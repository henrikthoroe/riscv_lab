==> flow/design.v <==
module seven_seg_ctrl
(
    input wire [15:0] i_data,
    output reg [7:0] o_display,
    output wire [3:0] o_anode,
    input wire i_clk,
    input wire i_rstn
);
reg [3:0] anode = 4'b1111;
reg [3:0] data_slice = 4'b0000;
reg [17:0] counter = 0;
assign o_anode = anode;
always @(posedge i_clk) begin
    if (!i_rstn) begin
        o_display <= 8'h7E;
        anode <= 4'b1111;
        data_slice <= 0;
        counter <= 0;
    end else begin
        counter <= counter + 1;
        case(counter[17:16]) 
            2'b00 : begin
                data_slice <= i_data[3:0];
                anode = 4'b1110;
            end
            2'b01: begin
                data_slice = i_data[7:4];
                anode = 4'b1101;
            end
            2'b10: begin
                data_slice = i_data[11:8];
                anode = 4'b1011;
            end
            2'b11: begin
                data_slice = i_data[15:12];
                anode = 4'b0111;
            end
        endcase
        case (data_slice)
            4'b0000:
                o_display <= 8'b01000000;  
            4'b0001:
                o_display <= 8'b01111001; 
            4'b0010:
                o_display <= 8'b00100100;  
            4'b0011:
                o_display <= 8'b00110000;  
            4'b0100:
                o_display <= 8'b00011001;  
            4'b0101:
                o_display <= 8'b00010010;  
            4'b0110:
                o_display <= 8'b00000010; 
            4'b0111:
                o_display <= 8'b01111000;  
            4'b1000:
                o_display <= 8'b00000000;  
            4'b1001:
                o_display <= 8'b00010000; 
            4'b1010:
                o_display <= 8'b00001000;
            4'b1011:
                o_display <= 8'b00000011;
            4'b1100:
                o_display <= 8'b01000110;
            4'b1101:
                o_display <= 8'b00100001;
            4'b1110:
                o_display <= 8'b00000110; 
            4'b1111:
                o_display <= 8'b00001110; 
        endcase
    end
end
endmodule
`timescale 1 ns / 1 ps
module top_wrapper 
(
    output wire [9:0] o_led_ctrl_sig,
    input wire [11:0] i_switch_ctrl_sig,
    output wire [7:0] o_display_sig,
    output wire [3:0] o_anode_sig,
    input wire [31:0] i_data_0,
    input wire [31:0] i_data_1,
    output wire [31:0] o_data,
    input wire i_clk,
    input wire i_rstn
);
reg [31:0] led_ctrl;
reg [31:0] dply_ctrl;
reg [31:0] address;
reg enable_write;
assign o_led_ctrl_sig = led_ctrl[9:0];
assign o_data = {20'h00000, i_switch_ctrl_sig};
seven_seg_ctrl seg_ctrl (
    .i_data(dply_ctrl[15:0]),
    .o_display(o_display_sig),
    .o_anode(o_anode_sig),
    .i_clk(i_clk),
    .i_rstn(i_rstn)
);
always @(posedge i_clk) begin
    if (i_rstn == 1'b0) begin
        led_ctrl <= 32'h00000000;
        dply_ctrl <= 32'h00000000;
    end else begin
        led_ctrl <= i_data_0;
        dply_ctrl <= i_data_1;
    end
end
endmodule
# == Reports on top_wrapper ==
# Tool output for the design above, in the order of the flow.
# Lines are those of the file above, counted from 1.
# Library cell names are shortened.
# Not given: -
# setup
design,top_wrapper
clock,i_clk
library,sky130hd
corner,tt_025C_1v80

# == Word level ==
# Counts by Yosys on the flattened word-level netlist (proc, flatten, opt, wreduce; memories kept). Register bits leave out memories and registers merged into their read ports (data or address); mux counts leave out enables and synchronous resets folded into registers. Print and check cells are left out. Cells with the same type and inputs are merged into one.
# Yosys's memory passes give these memory sizes; they may raise the number of words (mostly to a power of two), join words into wider ones and drop unused or constant bits.
# bits
output_inout_bits,54
clocked_rd_ports_x_width,7
register_bits,56
memories,1
romBits,112
word_cells,15
# classes
eq_ne,3
reduce_logical,2
n_addsub,1
mux,3
# memory_table
name,size,width,read_ports,write_ports,line,rtl
(no name shown),16,7,1,0,39,case (data_slice)
# op_table
operator,count
parallel mux 4 bit (select 4 bit),2
adder 18 x 1 -> 18 bit (second input constant),1
equality test 2 bit (second input constant),2
two-way mux 4 bit,1
equality test 2 x 1 -> 1 bit (second input constant),1
logical NOT 2 bit,1
logical NOT 1 bit,1

# == Depth ==
# Yosys ltp: most cells in a row. Word level: on the elaborated netlist, between registers, memories and ports. Mapped: between sequential cells and ports; inverters and the memories' decode and read muxes count.
# depth
word_depth,3
ABC_AREA,0
mapped_depth,7
mapped_depth_nobuf,6

# == Synthesis result ==
# Source: synth_stat.txt of the flow (Yosys; design flattened, memories mapped). It holds for the ABC_AREA given above (unset counts as 0); a run with the other value may have another netlist.
# types
cell,count
dfxtp_1,55
buf_4,33
and2_1,27
mux4_2,4
ha_1,7
xnor2_1,8
nor2_1,15
nand2_1,10
xor2_1,4
buf_6,3
nor4_1,5
nand3_1,6
inv_1,7
mux4_1,1
a21oi_1,5
nand4_1,4
clkbuf_1,6
and2b_4,2
# Other cell types: 22; their cells: 32.
# synth_totals
yosys_area_um2,2358.5
stdcells,234
n_buf,43
ff_cells,55
seq_area_um2,1101.1
# The figures by module come from a second, unflattened synthesis with its own total; it is not the netlist above.
# hier_totals
cells_unflattened,236
hier_area_um2,2389.8
# Each row is one instance without its submodules.
# by_module
mod,n_inst,mod_area_um2,seq_area_um2,cells
seven_seg_ctrl,1,1415.1,580.6,149
top_wrapper,1,974.7,520.5,87

# == Timing after synthesis ==
# OpenSTA on the mapped netlist: ideal clock, no wires. The path of least setup slack (recovery checks aside). Input and output delay are each 20% of the period. Register names are those of the netlist, which keeps one name where synthesis merged equal registers.
# synth_path
kind,reg-to-reg
from,reg seg_ctrl.counter[16]
to,reg seg_ctrl.o_display[3]
setup_time_ns,0.117
launch_ns,0.000
n_path_buf,1
setup_slack_ns,1.820
t_required_ns,3.783
driving_pins,8
arrival_time_ns,1.963
path_delay_ns,2.080
clock_period_ns,3.9
synth_period_reached_ns,2.08
# "path_delay_ns" = arrival - input delay + setup time.
# "driving_pins": output pins that drive a net of the path, with the launching flip-flop's if there is one; two outputs of one cell count as two.
# "synth_period_reached_ns" = period - worst setup slack (recovery checks aside). The figure is calculated, with input and output delays left at 20% of the set period.
# Between the ends stands the longest chain of elaborated cells between them, by number of cells; it is not shown to be the way that was timed. Of several equally long chains one is given.
# Each line given opens the expression or statement behind the cell; cells for indexed reads and writes are added by Yosys, which also makes memories of some case tables.
# At most two assigning lines are given for a register; there are more.
# synth_via
path_cell_list,dfxtp_1 > buf_2 > mux4_2 > inv_1 > ha_1 > inv_1 > mux4_1 > nand2b_1
elab_chain_len,3
# synth_lines
element,line,rtl
"start, declared",11,reg [17:0] counter = 0;
"start, assigned",18,counter <= 0;
"start, assigned",20,counter <= counter + 1;
equality test 2 bit,21,case(counter[17:16])
parallel mux 4 bit (select 4 bit),21,
two-way mux 4 bit,14,if (!i_rstn) begin
"end, assigned",41,o_display <= 8'b01000000;
"end, assigned",43,o_display <= 8'b01111001;
"end, declared",4,"output reg [7:0] o_display,"

# == Timing after layout ==
# Path of least setup slack in the final report of run 2 (OpenROAD, finished layout, wires in). Where an end is a register, its clock arrival counts in the times.
# layout_path
kind,reg-to-reg
from,reg seg_ctrl.counter[16]
to,reg seg_ctrl.o_display[3]
clock_period_ns,1.5
setup_time_ns,0.10
driving_pins,7
t_required_ns,1.71
arrival_time_ns,2.08
launch_ns,0.31
setup_slack_ns,-0.37
n_path_buf,0
# Between the ends stands the longest chain of elaborated cells between them, by number of cells; it is not shown to be the way that was timed. Of several equally long chains one is given.
# At most two assigning lines are given for a register; there are more.
# layout_via
path_cell_list,dfxtp_4 > mux4_2 > inv_2 > ha_4 > inv_2 > mux4_2 > nand2b_4
elab_chain_len,3
# layout_lines
element,line,rtl
"start, declared",11,reg [17:0] counter = 0;
"start, assigned",18,counter <= 0;
"start, assigned",20,counter <= counter + 1;
equality test 2 bit,21,case(counter[17:16])
parallel mux 4 bit (select 4 bit),21,
two-way mux 4 bit,14,if (!i_rstn) begin
"end, assigned",41,o_display <= 8'b01000000;
"end, assigned",43,o_display <= 8'b01111001;
"end, declared",4,"output reg [7:0] o_display,"

Memo
Re: implementation data of top_wrapper

2 stored runs of top_wrapper in the flow (synthesis by Yosys, layout by OpenROAD, sky130hd cells), in arbitrary order. Constraints: input delay and output delay 20% of the set period each, output load 0.01 pF.
"achieved_period_ns" is the run's clock period less its worst setup slack. It is reckoned from that one timing run; input and output delays stay at 20% of the period that was set.
"timing.worst_path_ns" means the part of the period allowed to the worst setup path (the constraints hold back 20% at inputs and 20% at outputs) less its slack; where the path has registers, the arrival times of their clocks count too.
"fin_power_uw": no workload was simulated; the value follows from the tool's default switching activity.

Run 1, flow files:
==> flow/run.sh <==
#!/bin/bash
# the make line also repeats the synthesis and layout settings of config.mk as NAME=value (left out here)
make -C /OpenROAD-flow-scripts/flow DESIGN_CONFIG=/design/flow/config.mk WORK_HOME=/design/flow/orfs CLKGATE_MAP_FILE= finish
==> flow/config.mk <==
export PLATFORM = sky130hd
export DESIGN_NAME = top_wrapper
export DESIGN_NICKNAME = top_wrapper
export VERILOG_FILES = /design/flow/design.v
export SDC_FILE = /design/flow/constraint.sdc
export NUM_CORES = 4
export LEC_CHECK = 0
export CAP_MARGIN = 20
export CELL_PAD_IN_SITES_GLOBAL_PLACEMENT = 3
export CORE_MARGIN = 2
export CORE_UTILIZATION = 46
export CTS_CLUSTER_SIZE = 77
export HOLD_SLACK_MARGIN = 0.15
export MIN_ROUTING_LAYER = met1
export PLACE_DENSITY_LB_ADDON = 0.2
export SETUP_SLACK_MARGIN = -0.21
export SLEW_MARGIN = 20
==> flow/constraint.sdc <==
create_clock -name core_clock -period 3.68 [get_ports {i_clk}]
set_input_delay 0.7360 -clock core_clock [delete_from_list [all_inputs] [get_ports {i_clk}]]
set_output_delay 0.7360 -clock core_clock [all_outputs]
set_load 0.01 [all_outputs]

Run 1: no final report: placement broke off with FLW-0024

Run 2, flow files:
==> flow/run.sh <==
#!/bin/bash
# the make line also repeats the synthesis and layout settings of config.mk as NAME=value (left out here)
make -C /OpenROAD-flow-scripts/flow DESIGN_CONFIG=/design/flow/config.mk WORK_HOME=/design/flow/orfs CLKGATE_MAP_FILE= finish
==> flow/config.mk <==
export PLATFORM = sky130hd
export DESIGN_NAME = top_wrapper
export DESIGN_NICKNAME = top_wrapper
export VERILOG_FILES = /design/flow/design.v
export SDC_FILE = /design/flow/constraint.sdc
export NUM_CORES = 4
export LEC_CHECK = 0
export CAP_MARGIN = 20
export CORE_ASPECT_RATIO = 0.66
export CORE_MARGIN = 5
export CORE_UTILIZATION = 48
export MAX_ROUTING_LAYER = met4
export PLACE_DENSITY_LB_ADDON = 0.09
export SETUP_SLACK_MARGIN = 0.12
export SLEW_MARGIN = 20
==> flow/constraint.sdc <==
create_clock -name core_clock -period 1.5 [get_ports {i_clk}]
set_input_delay 0.3000 -clock core_clock [delete_from_list [all_inputs] [get_ports {i_clk}]]
set_output_delay 0.3000 -clock core_clock [all_outputs]
set_load 0.01 [all_outputs]

==> results of run 2, as CSV <==
result,value
timing.worst_path_ns,1.87
timing.worst_path_kind,"reg-to-reg"
total_die_area_um2,6445.8
fin_power_uw,3022
cell_area_final_um2,3293.2
achieved_period_ns,1.873
utilization_pct,70.4
final_setup_tns_ns,-1.702
yosys_chip_area_um2,2358.5
worst_setup_slack_ns,-0.373
hold_ws_ns,0.510
