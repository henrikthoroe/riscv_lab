==> flow/design.v <==
`timescale 1ns / 1ps
module fifo
#(
    parameter DATA_WIDTH = 32,
    parameter DEPTH = 1
)
(
    input wire [DATA_WIDTH-1:0] data_in,
    input wire write_enable,
    output wire [DATA_WIDTH-1:0] data_out,
    input wire read_enable,
    output wire empty,
    output wire full,
    input wire clk,
    input wire rst
);
reg [DATA_WIDTH-1:0] data [DEPTH-1:0];
reg [$clog2(DEPTH):0] head;
reg [$clog2(DEPTH):0] tail;
reg [$clog2(DEPTH):0] count;
assign data_out = data[tail];
assign empty = (count == 0);
assign full = (count == DEPTH);
initial begin
    head <= 0;
    tail <= 0;
    count <= 0;
end
always @(posedge clk) begin
    if (rst == 0) begin
        head <= 0;
        tail <= 0;
        count <= 0;
    end else begin
        if (write_enable && !full) begin
            data[head] <= data_in;
            head <= (head + 1) % DEPTH;
        end
        if (read_enable && !empty) begin
            tail <= (tail + 1) % DEPTH;
        end
        if ((write_enable && !full) && !(read_enable && !empty)) count <= count + 1;
        if (!(write_enable && !full) && (read_enable && !empty)) count <= count - 1;
    end
end
endmodule
`timescale 1ns / 1ps
module pipeline_stage_interconnect
#(
    parameter DATA_WIDTH = 32,
    parameter CTRL_WIDTH = 16,
    parameter BUFFER_DEPTH = 1
)
(
    input wire [CTRL_WIDTH-1:0] ctrl_data_i,
    output wire [CTRL_WIDTH-1:0] ctrl_data_o,
    input wire axis_s_data_tvalid,
    output wire axis_s_data_tready,
    input wire [DATA_WIDTH-1:0] axis_s_data_tdata,
    output wire axis_m_data_tvalid,
    input wire axis_m_data_tready,
    output wire [DATA_WIDTH-1:0] axis_m_data_tdata,
    input wire clk,
    input wire rst
);
wire full_c;
wire full_d;
wire empty_d;
wire empty_c;
assign axis_s_data_tready = ~(full_d & full_c);
assign axis_m_data_tvalid = ~(empty_d & empty_c);
fifo #(
    .DATA_WIDTH(DATA_WIDTH),
    .DEPTH(BUFFER_DEPTH)
) data_buffer (
    .data_in(axis_s_data_tdata),
    .write_enable(axis_s_data_tvalid),
    .data_out(axis_m_data_tdata),
    .read_enable(axis_m_data_tready),
    .empty(empty_d),
    .full(full_d),
    .clk(clk),
    .rst(rst)
);
fifo #(
    .DATA_WIDTH(CTRL_WIDTH),
    .DEPTH(BUFFER_DEPTH)
) ctrl_buffer (
    .data_in(ctrl_data_i),
    .write_enable(axis_s_data_tvalid),
    .data_out(ctrl_data_o),
    .read_enable(axis_m_data_tready),
    .empty(empty_c),
    .full(full_c),
    .clk(clk),
    .rst(rst)
);
endmodule
# Tool chain data of pipeline_stage_interconnect
# What the tools print for pipeline_stage_interconnect, step after step.
# Line numbers count from 1 in the design file above.
design:
  top_module: "pipeline_stage_interconnect"
  clock_port: "clk"
  library: "sky130hd"
  lib_corner: "tt_025C_1v80"

# After elaboration
# Source: Yosys, flattened and elaborated, memories not mapped. Widths are those after wreduce. Registers that Yosys merges into a memory's read port (data or address) are not register bits. Print and check cells do not count. Equal cells are merged and count once.
# Memory sizes are those after Yosys's memory passes, which may raise the word count (mostly to a power of two), join words into wider ones and drop unused or constant bits.
op_classes:
  n_addsub: 4
  multipliers: 0
  div_mod_pow: 0
  cmp: 0
  eq_ne: 0
  shifts: 0
  mux: 12
  bitwise: 6
  reduce_logical: 16
op_table:
  columns: ["cell", "n"]
  rows:
  - ["2-to-1 mux 32 bit", 2]
  - ["2-to-1 mux 16 bit", 2]
  - ["logical AND 1 bit", 8]
  - ["2-to-1 mux 1 bit", 8]
  - ["logical NOT 1 bit", 6]
  - ["inverter 1 bit", 4]
  - ["nonzero test 2 bit", 2]
  - ["adder 1 bit (second input constant)", 2]
  - ["subtractor 1 bit (second input constant)", 2]
  - ["AND 1 bit", 2]
bits:
  ff_bits: 2
  latchBits: 0
  mem_bits_rw: 48
  romBits: 0
  clocked_rd_ports_x_width: 0
  n_memories: 2
  inputBits: 52
  output_inout_bits: 50
  wordCells: 42
mem_list:
  columns: ["name", "size", "width", "read_ports", "wr", "line_no", "text"]
  rows:
  - ["data_buffer.data", 1, 32, 1, 1, 17, "reg [DATA_WIDTH-1:0] data [DEPTH-1:0];"]
  - ["ctrl_buffer.data", 1, 16, 1, 1, 17, null]

# Logic depth
# Longest topological path by Yosys (ltp), each cell counted once; first at word level (registers and memories cut), then after technology mapping (sequential cells cut; the memories' decode and read muxes count).
logic_depth:
  word_depth: 5
  ABC_AREA: 0
  ltp_mapped: 2
  depth_no_buf: 2

# Mapped cells and area
# Yosys stat after the flow's synthesis: flattened, memories mapped to cells. It holds for the ABC_AREA given above (unset counts as 0); a run with the other value may have another netlist.
types:
  columns: ["cell", "n", "type_area_um2"]
  rows:
  - ["sky130_fd_sc_hd__edfxtp_1", 48, 1.44E+03]
  - ["sky130_fd_sc_hd__dfxtp_1", 2, 40.038]
  - ["sky130_fd_sc_hd__o211a_1", 2, 20.019]
  - ["sky130_fd_sc_hd__nand2_1", 4, 15.014]
  - ["sky130_fd_sc_hd__nor2_1", 2, 7.507]
  - ["sky130_fd_sc_hd__or2_1", 1, 6.256]
synth_totals:
  cell_count: 59
  mapped_area_mm2: 0.0015302
  sequential_area_mm2: 0.0014814
  flip_flops: 50
  n_buf: 0
# By module: a second synthesis without flattening, with its own total; a netlist apart from the flattened one above.
hier_totals:
  cells_unflattened: 60
  hier_area_mm2: 0.0015365
# Each row is one instance without its submodules.
modules:
  columns: ["module", "instances", "cells", "mod_area_mm2", "seq_area_mm2"]
  rows:
  - ["fifo", 1, 37, 0.0010047, 0.0009809]
  - ["fifo", 1, 21, 0.0005243, 0.0005005]
  - ["pipeline_stage_interconnect", 1, 2, 0.0000075, 0]

# Timing after synthesis
# OpenSTA on the mapped netlist: ideal clock, no wires. The path of least setup slack (recovery checks aside). Input and output delay are each 20% of the period. Register names are those of the netlist, which keeps one name where synthesis merged equal registers.
synth_path:
  path_kind: "input -> register"
  start: "input rst"
  end: "memory data_buffer.data[0][0]"
  tclk_ns: 2.89
  input_delay_ns: 0.578
  setup_time_ns: 0.421
  t_first_pin_ns: 0.578
  t_arrival_ns: 1.997
  required_time_ns: 2.469
  slack_ns: 0.472
  delay_ns: 1.840
  driving_pins: 2
  path_buffers: 0
  period_less_setup_slack_ns: 2.418
# "delay_ns" = arrival - input delay + setup time.
# "driving_pins": output pins that drive a net of the path, with the launching flip-flop's if there is one; two outputs of one cell count as two.
# "period_less_setup_slack_ns" = period - worst setup slack (recovery checks aside). The figure is calculated, with input and output delays left at 20% of the set period.
# Between the ends stands the longest chain of elaborated cells between them, by number of cells; it is not shown to be the way that was timed. Of several equally long chains one is given.
# A line is the first line of the expression or statement that the cell stems from. Yosys adds cells for indexed reads and writes and turns some case tables into memories.
# Only ways into the end's enable, where the timed path ends, are counted here.
synth_between:
  cell_sequence: "sky130_fd_sc_hd__nand2_1 -> sky130_fd_sc_hd__nor2_1"
  elab_chain_len: 1
  cone_cells: 1
  cone_lines: 1
  cone_classes: "mux: 1"
synth_rtl:
  columns: ["item", "line_no", "text"]
  rows:
  - ["start: declaration", 64, "input wire rst"]
  - ["2-to-1 mux 1 bit", 30, "if (rst == 0) begin"]
  - ["end: declaration", 17, "reg [DATA_WIDTH-1:0] data [DEPTH-1:0];"]

# Module pipeline_stage_interconnect, platform sky130hd: 2 stored runs of the flow (Yosys, OpenROAD) with differing settings, in no particular order. Input and output delays are each 20% of the period that was set; the output load is 0.01 pF.
runs:
  - name: "record 1"
    settings:
      period_ns: 1.87
      CORE_UTILIZATION: 63
      SETUP_SLACK_MARGIN: 0.56
      PLACE_DENSITY: 0.57
      HOLD_SLACK_MARGIN: 0.07
      TNS_END_PERCENT: 70
      CTS_CLUSTER_SIZE: 94
      MAX_ROUTING_LAYER: "met4"
      CAP_MARGIN: 20
      CORE_MARGIN: 2
      SLEW_MARGIN: 20
    outcome: "incomplete, placement halted on GPL-0301"
  - name: "record 2"
    settings:
      period_ns: 2.08
      CORE_UTILIZATION: 53
      CELL_PAD_IN_SITES_GLOBAL_PLACEMENT: 3
      CAP_MARGIN: 20
      CORE_MARGIN: 2
      SLEW_MARGIN: 20
    outcome: "incomplete, placement halted on GPL-0301"
